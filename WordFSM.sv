==> flow/design.v <==
module WordFSM(
    input clk, BTN,
    output logic [8:0] char_0, char_1, char_2, char_3, char_4, char_5, char_6, char_7
    );
    parameter [1:0] KEVIN = 2'b00, HI = 2'b01, IT_WORKS = 2'b10;
    logic [1:0] NS = HI;
    logic [1:0] PS = KEVIN;
    always_ff @(posedge clk) begin
        if (BTN)
            PS = NS;
        else
            PS = PS;
    end
    always_comb begin
        case (PS)
            KEVIN: begin
                char_0 = "K";
                char_1 = "E";
                char_2 = "V";
                char_3 = "I";
                char_4 = "N";
                char_5 = "";
                char_6 = "";
                char_7 = "";
                NS = HI;
            end
            HI: begin
                char_0 = "H";
                char_1 = "I";
                char_2 = "";
                char_3 = "T";
                char_4 = "H";
                char_5 = "E";
                char_6 = "R";
                char_7 = "E";
                NS = IT_WORKS;
            end
            IT_WORKS: begin
                char_0 = "I";
                char_1 = "T";
                char_2 = "";
                char_3 = "W";
                char_4 = "O";
                char_5 = "R";
                char_6 = "K";
                char_7 = "S";
                NS = KEVIN;
            end
            default: begin
                char_0 = "";
                char_1 = "";
                char_2 = "";
                char_3 = "";
                char_4 = "";
                char_5 = "";
                char_6 = "";
                char_7 = "";
                NS = KEVIN;
            end
        endcase
    end
endmodule
Reports on WordFSM. The steps from the RTL of WordFSM to its reports follow in flow order. Line numbers count from 1 in the design file above. Operators: Yosys type, input widths -> output width; for muxes data width and select width s. The mark n/a stands for no value.

Top module: WordFSM. Clock input: clk. Library: sky130hd. Corner: tt_025C_1v80.

Word level. Source: Yosys, flattened and elaborated, memories not mapped. Widths are those after wreduce; folded enables and synchronous resets count as part of the registers. Registers that Yosys merges into a memory's read port (data or address) are not register bits. Print and check cells do not count. Equal cells are merged and count once.

Flip-flop bits (word level): 2. The figure for latch bits is 0. The entry for RAM bits reads 0. For ROM bits the number is 0. Under clocked read ports x word width stands 0. The figure for memory cells is 0. Output and inout port bits: 72. Under cells after elaboration stands 13.

Under add/sub/neg operators stands 0. For multipliers the number is 0. The entry for div/mod/pow operators reads 0. Under order comparisons stands 0. The figure for equal/unequal tests is 2. The entry for shifts and indexed selects reads 0. Under multiplexer cells stands 9. The entry for bitwise logic cells reads 0. The entry for reductions and logical operators reads 1.

Operators with widths (count): $pmux 7 s3 (4); $pmux 7 s2 (3); $mux 7 (1); $pmux 2 s2 (1); $eq 2x1->1 const B (1); $eq 2x2->1 const B (1); $logic_not 2->1 (1).

Longest topological paths. Yosys ltp: most cells in a row. Word level: on the elaborated netlist, between registers, memories and ports. Mapped: between sequential cells and ports; inverters and the memories' decode and read muxes count.

Depth in word-level cells: 2. The figure for ABC_AREA is 0. The entry for depth in mapped cells reads 4.

Synthesis result. Source: synth_stat.txt of the flow (Yosys; design flattened, memories mapped). It holds for the ABC_AREA given above (unset counts as 0); a run with the other value may have another netlist.

Cells by type: sky130_fd_sc_hd__buf_4 (count 65, area in all 487.968 um^2); sky130_fd_sc_hd__edfxtp_1 (count 2, area in all 60.058 um^2); sky130_fd_sc_hd__ha_1 (count 4, area in all 50.048 um^2); sky130_fd_sc_hd__inv_1 (count 3, area in all 11.261 um^2); sky130_fd_sc_hd__o21ba_2 (count 1, area in all 10.01 um^2); sky130_fd_sc_hd__or2_1 (count 1, area in all 6.256 um^2); sky130_fd_sc_hd__conb_1 (count 1, area in all 3.754 um^2).

The figure for cell count is 77. The figure for mapped area is 629.4 um^2. Sequential part of the area: 60.1 um^2. The entry for flip-flop cells reads 2.

Path before layout. OpenSTA on the mapped netlist: ideal clock, no wires. The path of least setup slack (recovery checks aside). Input and output delay are each 20% of the period. Register names are those of the netlist, which keeps one name where synthesis merged equal registers.

Path type: register to output. Start point: register PS[0]. End point: output port char_1[2]. For period the number is 1710 ps. The entry for external output delay reads 342 ps. The figure for time at the first pin is 0 ps. The entry for arrival reads 1226 ps. For slack the number is 142 ps. Under delay of the path stands 1226 ps. Stages: 5. Period reached after synthesis: 1568 ps.

"delay of the path" = arrival - input delay + setup time. At an output port there is no setup time. "stages" counts driving pins, that of a launching flip-flop among them; a cell with two outputs on the path counts twice. "period reached after synthesis" = period - worst setup slack (recovery checks aside). The figure is calculated, with input and output delays left at 20% of the set period. Between the ends stands the longest chain of elaborated cells between them, by number of cells; it is not shown to be the way that was timed. Of several equally long chains one is given. Each line given opens the expression or statement behind the cell; cells for indexed reads and writes are added by Yosys, which also makes memories of some case tables.

Cell sequence: sky130_fd_sc_hd__edfxtp_1 -> sky130_fd_sc_hd__inv_1 -> sky130_fd_sc_hd__ha_1 -> sky130_fd_sc_hd__or2_1 -> sky130_fd_sc_hd__buf_4. The figure for cells in the longest elaborated chain is 2. Elaborated cells on any way between the ends: 4. For source lines of those cells the number is 1. Those cells by class: eq/ne: 2; mux: 1; reduce/logical: 1.

RTL lines, path after synthesis: start, declared (line 7) `logic [1:0] PS = KEVIN;`; start, assigned (line 10) `PS = NS;`; start, assigned (line 12) `PS = PS;`; $eq 2x2->1 (line 15) `case (PS)`; $pmux 7 s3 (line 15); end, declared (line 3) `output logic [8:0] char_0, char_1, char_2, char_3, char_4, char_5, char_6, char_7`.

Some nets on the timed path still bear RTL names; the line given drives or declares the net.

Nets with RTL names, path after synthesis (line): char_1[4] (15); char_0[0] (15).

Timing after layout. Path of least setup slack in the final report of record 2 (OpenROAD, finished layout, wires in). Where an end is a register, its clock arrival counts in the times. The report prints the path's times to 10 ps; the period is as set.

Path type: register to output. Start point: register PS[1]. End point: output port char_0[0]. For period the number is 1150 ps. The entry for external output delay reads 230 ps. The figure for time at the first pin is 230 ps. The entry for arrival reads 1370 ps. For slack the number is -450 ps. Stages: 5.

Between the ends stands the longest chain of elaborated cells between them, by number of cells; it is not shown to be the way that was timed. Of several equally long chains one is given.

Cell sequence: sky130_fd_sc_hd__edfxtp_1 -> sky130_fd_sc_hd__buf_6 -> sky130_fd_sc_hd__ha_4 -> sky130_fd_sc_hd__or2_4 -> sky130_fd_sc_hd__buf_2. The figure for cells in the longest elaborated chain is 2. Elaborated cells on any way between the ends: 4. For source lines of those cells the number is 1. Those cells by class: eq/ne: 2; mux: 1; reduce/logical: 1.

RTL lines, path after layout: start, declared (line 7) `logic [1:0] PS = KEVIN;`; start, assigned (line 10) `PS = NS;`; start, assigned (line 12) `PS = PS;`; $eq 2x2->1 (line 15) `case (PS)`; $pmux 7 s3 (line 15); end, declared (line 3) `output logic [8:0] char_0, char_1, char_2, char_3, char_4, char_5, char_6, char_7`.

Record of 2 stored runs of the RTL-to-layout flow on WordFSM, platform sky130hd. The runs are unordered. Constraints: input delay and output delay 20% of the set period each, output load 0.01 pF. "achieved clock period" means the clock period less the worst setup slack. The figure is calculated, with input and output delays left at 20% of the set period. "time used up by the worst setup path" = time allowed to the worst setup path (clock period - input delay - output delay, where it has them) - its slack; a late launch clock adds to it, a late capture clock takes from it. By "total design power" is meant OpenSTA's value without simulated activity: inputs other than the clock are taken to toggle once in ten clock periods, and the tool carries that through the logic. "time used up by the worst setup path" is given in steps of 10 ps.

Files of record 1:
==> flow/run.sh <==
#!/bin/bash
# the make line also repeats the synthesis and layout settings of config.mk as NAME=value (left out here)
make -C /OpenROAD-flow-scripts/flow DESIGN_CONFIG=/design/flow/config.mk WORK_HOME=/design/flow/orfs CLKGATE_MAP_FILE= finish
==> flow/config.mk <==
export PLATFORM = sky130hd
export DESIGN_NAME = WordFSM
export DESIGN_NICKNAME = WordFSM
export VERILOG_FILES = /design/flow/design.v
export SDC_FILE = /design/flow/constraint.sdc
export NUM_CORES = 4
export LEC_CHECK = 0
export CAP_MARGIN = 20
export CELL_PAD_IN_SITES_GLOBAL_PLACEMENT = 2
export CORE_MARGIN = 2
export CORE_UTILIZATION = 36
export CTS_CLUSTER_SIZE = 94
export GPL_ROUTABILITY_DRIVEN = 1
export GPL_TIMING_DRIVEN = 0
export PLACE_DENSITY = 0.9
export SETUP_SLACK_MARGIN = -0.06
export SLEW_MARGIN = 20
export TNS_END_PERCENT = 80
==> flow/constraint.sdc <==
create_clock -name core_clock -period 1.44 [get_ports {clk}]
set_input_delay 0.2880 -clock core_clock [delete_from_list [all_inputs] [get_ports {clk}]]
set_output_delay 0.2880 -clock core_clock [all_outputs]
set_load 0.01 [all_outputs]

Outcome of record 1: incomplete, placement halted on GPL-0301.

Files of record 2:
==> flow/run.sh <==
#!/bin/bash
# the make line also repeats the synthesis and layout settings of config.mk as NAME=value (left out here)
make -C /OpenROAD-flow-scripts/flow DESIGN_CONFIG=/design/flow/config.mk WORK_HOME=/design/flow/orfs CLKGATE_MAP_FILE= finish
==> flow/config.mk <==
export PLATFORM = sky130hd
export DESIGN_NAME = WordFSM
export DESIGN_NICKNAME = WordFSM
export VERILOG_FILES = /design/flow/design.v
export SDC_FILE = /design/flow/constraint.sdc
export NUM_CORES = 4
export LEC_CHECK = 0
export ABC_AREA = 0
export CAP_MARGIN = 20
export CELL_PAD_IN_SITES_DETAIL_PLACEMENT = 1
export CORE_MARGIN = 2
export CORE_UTILIZATION = 23
export CTS_CLUSTER_DIAMETER = 359
export CTS_CLUSTER_SIZE = 66
export GPL_TIMING_DRIVEN = 1
export HOLD_SLACK_MARGIN = 0.05
export SLEW_MARGIN = 20
==> flow/constraint.sdc <==
create_clock -name core_clock -period 1.15 [get_ports {clk}]
set_input_delay 0.2300 -clock core_clock [delete_from_list [all_inputs] [get_ports {clk}]]
set_output_delay 0.2300 -clock core_clock [all_outputs]
set_load 0.01 [all_outputs]

Results of record 2. The post-layout utilization comes to 37.2%. The lowest setup slack is -448 ps. For the summed negative setup slack the run shows -12846 ps. The achieved clock period stands at 1598 ps. The measured area of the die is 3170.8 um^2. The time used up by the worst setup path comes to 1370 ps. Type of the worst setup path: register to output. The measured standard-cell area of the final layout is 945.9 um^2. The synthesis area is 629.4 um^2. The measured total design power is 0.7941 mW. The worst-case hold slack stands at 623 ps.
