==> flow/design.v <==
`timescale 1ns / 1ps
module Debouncer (
    input CLK,
    input BTN,
    output logic DB_BTN
    );
    const logic [7:0] c_LOW_GOING_HIGH_CLOCKS = 8'h19;  
    const logic [7:0] c_HIGH_GOING_LOW_CLOCKS = 8'h33;  
    const logic [7:0] c_ONE_SHOT_CLOCKS       = 8'h01;  
    typedef enum { ST_init, ST_BTN_low, ST_BTN_low_to_high, ST_BTN_high, ST_BTN_high_to_low, ST_one_shot} STATES;
    STATES NS, PS;
    logic [7:0] s_db_count = 8'h00;
    logic s_count_rst, s_count_inc = 1'b0;
    always_ff @(posedge CLK) begin
        if (s_count_rst == 1'b1)
            s_db_count = 8'h00;
        else if (s_count_inc == 1'b1)
            s_db_count = s_db_count + 1;
    end
    always_ff @(posedge CLK) begin
       PS = NS; 
    end
    always_comb begin
        NS = ST_init;
        DB_BTN = 1'b0;
        s_count_rst = 1'b0;
        s_count_inc = 1'b0;
        case (PS)
            ST_init: begin           
                NS = ST_BTN_low;
                DB_BTN = 1'b0;
                s_count_rst = 1'b1;
            end
            ST_BTN_low: begin    
                if (BTN == 1'b1) begin        
                    NS = ST_BTN_low_to_high;  
                    s_count_inc = 1'b1;        
                end
                else begin
                    NS = ST_BTN_low;         
                    s_count_rst = 1'b1;
                end
            end
            ST_BTN_low_to_high: begin    
                if (BTN == 1'b1) begin   
                    if (s_db_count == c_LOW_GOING_HIGH_CLOCKS) begin 
                        NS = ST_BTN_high;
                        s_count_rst = 1'b1;
                    end
                    else begin           
                        NS = ST_BTN_low_to_high;
                        s_count_inc = 1'b1;
                    end
                end
                else begin               
                    NS = ST_BTN_low;
                    s_count_rst = 1'b1;
                end
            end
            ST_BTN_high: begin           
                if (BTN == 1'b1) begin 
                    NS = ST_BTN_high;
                    s_count_rst = 1'b1;
                end
                else begin               
                    NS = ST_BTN_high_to_low;
                    s_count_inc = 1'b1;
                end
            end
            ST_BTN_high_to_low: begin
                if (BTN == 1'b0) begin   
                    if (s_db_count == c_HIGH_GOING_LOW_CLOCKS) begin 
                        NS = ST_one_shot;
                        s_count_rst = 1'b1;
                    end
                    else begin           
                        NS = ST_BTN_high_to_low;
                        s_count_inc = 1'b1;
                    end
                end
                else begin               
                    NS = ST_BTN_high;
                    s_count_rst = 1'b1;
                end 
            end
            ST_one_shot: begin   
                if (s_db_count == c_ONE_SHOT_CLOCKS) begin  
                    NS = ST_init;
                    s_count_rst = 1'b1;
                    DB_BTN = 1'b0;
                end
                else begin               
                    NS = ST_one_shot;
                    s_count_inc = 1'b1;
                    DB_BTN = 1'b1;
                end
            end
            default: begin               
                NS = ST_init;
                s_count_rst = 1'b1;
                s_count_inc = 1'b0;
                DB_BTN = 1'b0;
            end
        endcase
    end
endmodule
; ---- Step by step through the tools: Debouncer
; What the tools print for Debouncer, step after step.
; Lines are those of the file above, counted from 1.
; Operators carry their Yosys type and port widths (W data, S select, Z words).
; Library cell names are shortened.
; A cell with -- has no value.
[setup]
top_module = Debouncer
clock_port = CLK
lib = sky130hd
corner = tt_025C_1v80

; ---- After elaboration
; Source: Yosys, flattened and elaborated, memories not mapped. Widths are those after wreduce; folded enables and synchronous resets count as part of the registers. Registers that Yosys merges into a memory's read port (data or address) are not register bits. Print and check cells do not count.
[word_totals]
register_bits = 11
input_bits = 2
output_inout_bits = 1
wordCells = 35
[classes]
add_sub_neg = 1
equal = 8
mux = 23
n_reduce_logical = 1
[op_table]
columns = operator, n
row1 = $logic_not A32 Y1, 1
row2 = $pmux W3 S6, 1
row3 = $mux W1, 15
row4 = $pmux W1 S5, 2
row5 = $mux W3, 3
row6 = $add A8 B1 Y8 const B, 1
row7 = $eq A8 B1 Y1 const B, 1
row8 = $eq A8 B5 Y1 const B, 1
row9 = $eq A8 B6 Y1 const B, 1
row10 = $eq A3 B2 Y1 const B, 2
row11 = $eq A3 B3 Y1 const B, 2
row12 = $mux W2, 2
row13 = $eq A3 B1 Y1 const B, 1

; ---- Depth
; Yosys ltp: most cells in a row. Word level: on the elaborated netlist, between registers, memories and ports. Mapped: between sequential cells and ports; inverters and the memories' decode and read muxes count.
[logic_depth]
depth_word = 4
ABC_AREA = 0
depth_mapped = 8
ltp_nobuf = 8

; ---- Synthesis result
; The flow's flattened synthesis, as Yosys stat reports it; memories are mapped. The netlist is that of the ABC_AREA named above (0 if unset); the other value can give another one.
; Totals and module areas in this step are rounded.
[by_type]
columns = cell_type, n, area_total_um2
row1 = dfxtp_1, 11, 220.211
row2 = mux2i_1, 7, 70.067
row3 = ha_1, 3, 37.536
row4 = nand2_1, 10, 37.536
row5 = and3_1, 5, 31.28
row6 = nand4_1, 5, 31.28
row7 = nor2_1, 7, 26.275
row8 = nand2b_1, 4, 25.024
row9 = nor2b_1, 4, 25.024
row10 = a21boi_4, 1, 18.768
row11 = or3_1, 3, 18.768
row12 = o31a_1, 2, 17.517
row13 = or4b_4, 1, 13.763
row14 = a211oi_2, 1, 12.512
row15 = buf_6, 1, 11.261
row16 = a21oi_1, 2, 10.01
row17 = nor3_1, 2, 10.01
row18 = o21ai_1, 2, 10.01
; Not listed: further types 13, cells in them 13.
[mapped]
cell_count = 84
area_um2 = 724
seq_area_um2 = 220
ff_cells = 11
buffers = 2

; ---- Timing after synthesis
; Path of least setup slack by OpenSTA after synthesis, without wires, with an ideal clock, recovery checks aside; 20% of the period is set as input and as output delay. Where synthesis merged equal registers, the netlist keeps one of their names.
[synth_path]
kind = reg2out
from = register s_db_count[7]
to = output DB_BTN
clock_period_ps = 3580
output_delay_ps = 716
t_first_pin_ps = 0
t_arrival_ps = 1368
required_time_ps = 2864
path_slack_ps = 1496
path_delay_ps = 1368
stages = 4
path_buffers = 0
period_less_setup_slack_ps = 2084
; "path_delay_ps" is the arrival time less input delay plus setup time.
; At an output port there is no setup time.
; "stages": output pins that drive a net of the path, with the launching flip-flop's if there is one; two outputs of one cell count as two.
; "period_less_setup_slack_ps" is the clock period less the worst setup slack; recovery checks do not enter. This is arithmetic on one report: input and output delays are still those of the set period (20% each).
; The rows between start and end are the longest chain of elaborated cells between them; the timing report does not say that the signal goes this way. Where chains are equally long, one stands for them.
; Each line given opens the expression or statement behind the cell; cells for indexed reads and writes are added by Yosys, which also makes memories of some case tables.
[synth_between]
path_cell_list = dfxtp_1 > or4_1 > or3_1 > nor2b_1
elab_chain_cells = 3
cone_cells = 3
cone_lines = 2
cone_classes = eq/ne (1); mux (2)
[synth_rtl]
columns = element, line_no
row1 = start: declaration, 12  ; logic [7:0] s_db_count = 8'h00;
row2 = start: assignment, 16  ; s_db_count = 8'h00;
row3 = start: assignment, 18  ; s_db_count = s_db_count + 1;
row4 = $eq A8 B1 Y1, 87  ; if (s_db_count == c_ONE_SHOT_CLOCKS) begin
row5 = $mux W1, 87
row6 = $mux W1, 28  ; case (PS)
row7 = end: declaration, 5  ; output logic DB_BTN

; ---- Worst path after layout
; From the final timing report of flow run A: the path of least setup slack in the routed layout; clock arrival at registers is part of the times.
; The path's times are printed in steps of 10 ps; the period is the one set.
[layout_path]
kind = reg2out
from = register s_db_count[6]
to = output DB_BTN
clock_period_ps = 2280
output_delay_ps = 460
t_first_pin_ps = 260
t_arrival_ps = 1730
required_time_ps = 1820
path_slack_ps = 100
stages = 5
path_buffers = 1
; The rows between start and end are the longest chain of elaborated cells between them; the timing report does not say that the signal goes this way. Where chains are equally long, one stands for them.
[layout_between]
path_cell_list = dfxtp_4 > or4_4 > or3_4 > nor2b_1 > buf_2
elab_chain_cells = 3
cone_cells = 3
cone_lines = 2
cone_classes = eq/ne (1); mux (2)
[layout_rtl]
columns = element, line_no
row1 = start: declaration, 12  ; logic [7:0] s_db_count = 8'h00;
row2 = start: assignment, 16  ; s_db_count = 8'h00;
row3 = start: assignment, 18  ; s_db_count = s_db_count + 1;
row4 = $eq A8 B1 Y1, 87  ; if (s_db_count == c_ONE_SHOT_CLOCKS) begin
row5 = $mux W1, 87
row6 = $mux W1, 28  ; case (PS)
row7 = end: declaration, 5  ; output logic DB_BTN

; Stored flow runs of Debouncer (2 of them; Yosys, OpenROAD, sky130hd). They differ in their settings and are not a sequence. Constraints: input delay and output delay 20% of the set period each, output load 0.01 pF.
; "achieved_clock_period_ps": clock period set for the run, less the worst setup slack. It is reckoned from that one timing run; input and output delays stay at 20% of the period that was set.
; "worst_path_time_ps" = time allowed to the worst setup path (clock period - input delay - output delay, where it has them) - its slack; a late launch clock adds to it, a late capture clock takes from it.
; By "final_power_mw" is meant OpenSTA's value without simulated activity: inputs other than the clock are taken to toggle once in ten clock periods, and the tool carries that through the logic.
; "worst_path_time_ps" is known to 10 ps.
; Measured values are rounded.

[flow run A: settings]
period_ns = 2.28
CORE_UTILIZATION = 45
SETUP_SLACK_MARGIN = 0.4
PLACE_DENSITY_LB_ADDON = 0.14
CORE_ASPECT_RATIO = 1.38
CORE_MARGIN = 9
CELL_PAD_IN_SITES_DETAIL_PLACEMENT = 0
GPL_TIMING_DRIVEN = 0
GPL_ROUTABILITY_DRIVEN = 0
CTS_CLUSTER_DIAMETER = 67
CAP_MARGIN = 5
SLEW_MARGIN = 20
[flow run A: results]
die_footprint_um2 = 3400
setup_worst_slack_ps = 95
achieved_clock_period_ps = 2185
post_route_stdcell_area_um2 = 885
fin_hold_ws_ps = 504
setup_tns_ps = 0
final_power_mw = 1.10
finalUtil_pct = 60.5
worst_path_time_ps = 1730
path_kind = reg2out
synthesis_area_um2 = 724

[flow run B: settings]
period_ns = 1.6
CORE_UTILIZATION = 15
SETUP_SLACK_MARGIN = -0.01
PLACE_DENSITY_LB_ADDON = 0.01
CORE_MARGIN = 7
ABC_AREA = 0
GPL_TIMING_DRIVEN = 1
CTS_CLUSTER_SIZE = 86
CAP_MARGIN = 20
SLEW_MARGIN = 20
[flow run B: results]
achieved_clock_period_ps = 2007
setup_worst_slack_ps = -407
setup_tns_ps = -3410
worst_path_time_ps = 1690
path_kind = reg2out
post_route_stdcell_area_um2 = 1160
synthesis_area_um2 = 724
finalUtil_pct = 24.7
final_power_mw = 2.02
fin_hold_ws_ps = 560
die_footprint_um2 = 6970
